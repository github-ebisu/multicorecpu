==> flow/design.v <==
module RAM #(
    parameter DATA_WIDTH = 12,
    parameter DEPTH = 256,
    parameter ADDR_WIDTH = $clog2(DEPTH)   
)
(clock, dataIn, address, WriteEn, dataOut);
input wire clock, WriteEn;
input wire [DATA_WIDTH-1 : 0] dataIn;
input wire [ADDR_WIDTH-1 : 0] address;
output wire [DATA_WIDTH-1 : 0] dataOut;
reg [DATA_WIDTH-1 : 0] ram[0 : DEPTH-1];
reg [DATA_WIDTH-1 : 0] temp;
always @(posedge clock) begin
    if (WriteEn) begin
        ram[address] <= dataIn;
    end
    temp <= ram[address];
end
assign dataOut = temp;
endmodule
From RTL to reports: RAM
The steps from the RTL of RAM to its reports follow in flow order.
Line numbers count from 1 in the design file above.
Cell names lack the library's common part.
A cell with -- has no value.
- top module: RAM
- clock: clock
- library: sky130hd
- corner: tt_025C_1v80

Word level
Yosys after proc, flatten, opt, wreduce and memory -nomap, before mapping. Enables and synchronous resets that opt folds into registers are not counted as muxes. Memory bits, and registers merged into a memory's read port (data or address), are not among the register bits. Print and check cells are not counted. Equal cells are merged and count once.
Memory sizes are those after Yosys's memory passes, which may raise the word count (mostly to a power of two), join words into wider ones and drop unused or constant bits.
- bits in registers: 0
- noted RAM bits: 3072
- word width x clocked read ports: 12
- memories kept at 1
- input bits at 22
- output and inout port bits at 12
- elaborated cells at 4
- memory list (memory ; words ; width ; read ports ; wr ports ; line ; RTL):
    ram ; 256 ; 12 ; 1 ; 1 ; 11 ; reg [DATA_WIDTH-1 : 0] ram[0 : DEPTH-1];
- noted multiplexer cells: 3
- operators by type and width (operator ; number):
    12-bit 2-to-1 mux ; 1
    8-bit 2-to-1 mux ; 1
    1-bit 2-to-1 mux ; 1

Logic depth
Depth = most cells in a row (Yosys ltp): at word level without a register or memory, in the mapped netlist without a sequential cell, where the memories' decode and read muxes count.
- noted word-level depth: 1
- ABC_AREA at 0
- depth in mapped cells at 9
- depth with buffers taken out at 5

Netlist
Source: synth_stat.txt of the flow (Yosys; design flattened, memories mapped). It holds for the ABC_AREA given above (unset counts as 0); a run with the other value may have another netlist.
The area totals of this step are shown rounded.
- cells by type (cell type ; number ; total area (µm²)):
    edfxtp_1 ; 3072 ; 9.22E+04
    mux4_2 ; 768 ; 1.73E+04
    a22oi_1 ; 384 ; 2.88E+03
    a21oi_1 ; 192 ; 960.922
    nor2_1 ; 232 ; 870.835
    clkbuf_1 ; 205 ; 769.488
    o41ai_1 ; 48 ; 420.403
    buf_2 ; 77 ; 385.37
    dfxtp_1 ; 12 ; 240.23
    nor3_1 ; 30 ; 150.144
    nand2_1 ; 28 ; 105.101
    buf_1 ; 26 ; 97.594
    buf_4 ; 13 ; 97.594
    nand4_1 ; 12 ; 75.072
    nand3_1 ; 13 ; 65.062
    buf_6 ; 5 ; 56.304
    nor2b_1 ; 7 ; 43.792
    nand2b_1 ; 6 ; 37.536
Other cell types: 4; their cells: 7.
- noted cells in the netlist: 5137
- noted synthesis area: 120000 µm²
- noted area of sequential cells: 92000 µm²
- flip-flop cells: 3084
- buffer cells: 326

Worst setup path after synthesis
Path of least setup slack by OpenSTA after synthesis, without wires, with an ideal clock, recovery checks aside; 20% of the period is set as input and as output delay. Where synthesis merged equal registers, the netlist keeps one of their names.
- kind: input -> register
- start: in address[1]
- end: mem ram[111][0]
- period at 2860 ps
- input delay: 572 ps
- library setup time: 380 ps
- launch time at the first pin at 572 ps
- data arrival time: 2579 ps
- noted data required time: 2480 ps
- setup slack at -99 ps
- delay of the path: 2387 ps
- noted stages on the path: 9
- noted buffers on the path: 5
- noted synthesis period reached: 2959 ps
"delay of the path" is the arrival time less input delay plus setup time.
"stages on the path": output pins that drive a net of the path, with the launching flip-flop's if there is one; two outputs of one cell count as two.
"synthesis period reached" = period - worst setup slack (recovery checks aside). The figure is calculated, with input and output delays left at 20% of the set period.
Between the ends stands the longest chain of elaborated cells between them, by number of cells; it is not shown to be the way that was timed. Of several equally long chains one is given.
A line is the first line of the expression or statement that the cell stems from. Yosys adds cells for indexed reads and writes and turns some case tables into memories.
- cell sequence: clkbuf_1 -> clkbuf_1 -> buf_2 -> nand2_1 -> buf_2 -> nor2_1 -> nand2_1 -> clkbuf_1 -> nor2_1
- length of the longest elaborated chain at 1
- elaborated cells between the ends (all ways): 1
- source lines of those cells: 1
- those cells by class: mux (1)
- ends and longest elaborated chain, post-synthesis (item ; line ; RTL):
    start: declaration ; 9 ; input wire [ADDR_WIDTH-1 : 0] address;
    8-bit 2-to-1 mux ; 14 ; if (WriteEn) begin
    end: declaration ; 11 ; reg [DATA_WIDTH-1 : 0] ram[0 : DEPTH-1];

Timing after layout
From the final timing report of run 1: the path of least setup slack in the routed layout; clock arrival at registers is part of the times.
The report prints the path's times to 10 ps; the period is as set.
- kind: input -> register
- start: in address[3]
- end: reg temp[4]
- period at 2850 ps
- input delay: 570 ps
- library setup time: 160 ps
- launch time at the first pin at 570 ps
- data arrival time: 3540 ps
- noted data required time: 3600 ps
- setup slack at 60 ps
- noted stages on the path: 11
- noted buffers on the path: 6
- cell sequence: clkdlybuf4s50_1 -> buf_4 -> nor2_4 -> buf_12 -> buf_4 -> a22oi_1 -> a21oi_1 -> buf_4 -> o41ai_2 -> buf_4 -> nand4_1
- ends and longest elaborated chain, post-layout (item ; line ; RTL):
    start: declaration ; 9 ; input wire [ADDR_WIDTH-1 : 0] address;
    end: declaration ; 12 ; reg [DATA_WIDTH-1 : 0] temp;
Chain of elaborated cells between the ends: none given.

# Flow runs of RAM

Measured results for RAM: 2 stored runs of the Yosys and OpenROAD flow on sky130hd. The settings differ; the order carries no meaning. The constraints put input and output delay at 20% of the set period each and load the outputs with 0.01 pF.
"achieved clock period" means the clock period less the worst setup slack. The figure is calculated, with input and output delays left at 20% of the set period.
By "worst path time" is meant the share of the clock period that the worst setup path is allowed (20% is reserved at inputs, 20% at outputs), minus its slack. Clock arrival times at its registers enter into it.
By "power" is meant OpenSTA's value without simulated activity: inputs other than the clock are taken to toggle once in ten clock periods, and the tool carries that through the logic.
"worst path time" is known to 10 ps.
Results are given in rounded form.

Run 1
Settings were period_ns = 2.85; CORE_UTILIZATION = 38; PLACE_DENSITY_LB_ADDON = 0.06; CORE_ASPECT_RATIO = 1.02; CELL_PAD_IN_SITES_DETAIL_PLACEMENT = 2; GPL_ROUTABILITY_DRIVEN = 1; CAP_MARGIN = 25; CORE_MARGIN = 2; SLEW_MARGIN = 20
- noted the worst hold slack in the final report: 130 ps
- noted the final design utilization: 47 %
- noted the area of the standard cells in the finished layout: 140000 µm²
- worst path time at 2220 ps
- worst setup path kind: input -> register
- netlist area reported by Yosys: 120000 µm²
- noted the achieved clock period: 2792 ps
- setup TNS at 0 ps
- noted the power: 0.099 W
- area inside the die boundary at 310000 µm²
- worst setup slack after layout: 58 ps

Run 2
Settings were period_ns = 3.39; CAP_MARGIN = 20; CORE_MARGIN = 2; CORE_UTILIZATION = 40; SLEW_MARGIN = 20
- setup TNS at 0 ps
- noted the worst hold slack in the final report: 170 ps
- netlist area reported by Yosys: 120000 µm²
- area inside the die boundary at 300000 µm²
- noted the power: 0.081 W
- worst setup slack after layout: 300 ps
- worst path time at 2410 ps
- worst setup path kind: input -> register
- noted the achieved clock period: 3085 ps
- noted the final design utilization: 48 %
- noted the area of the standard cells in the finished layout: 140000 µm²
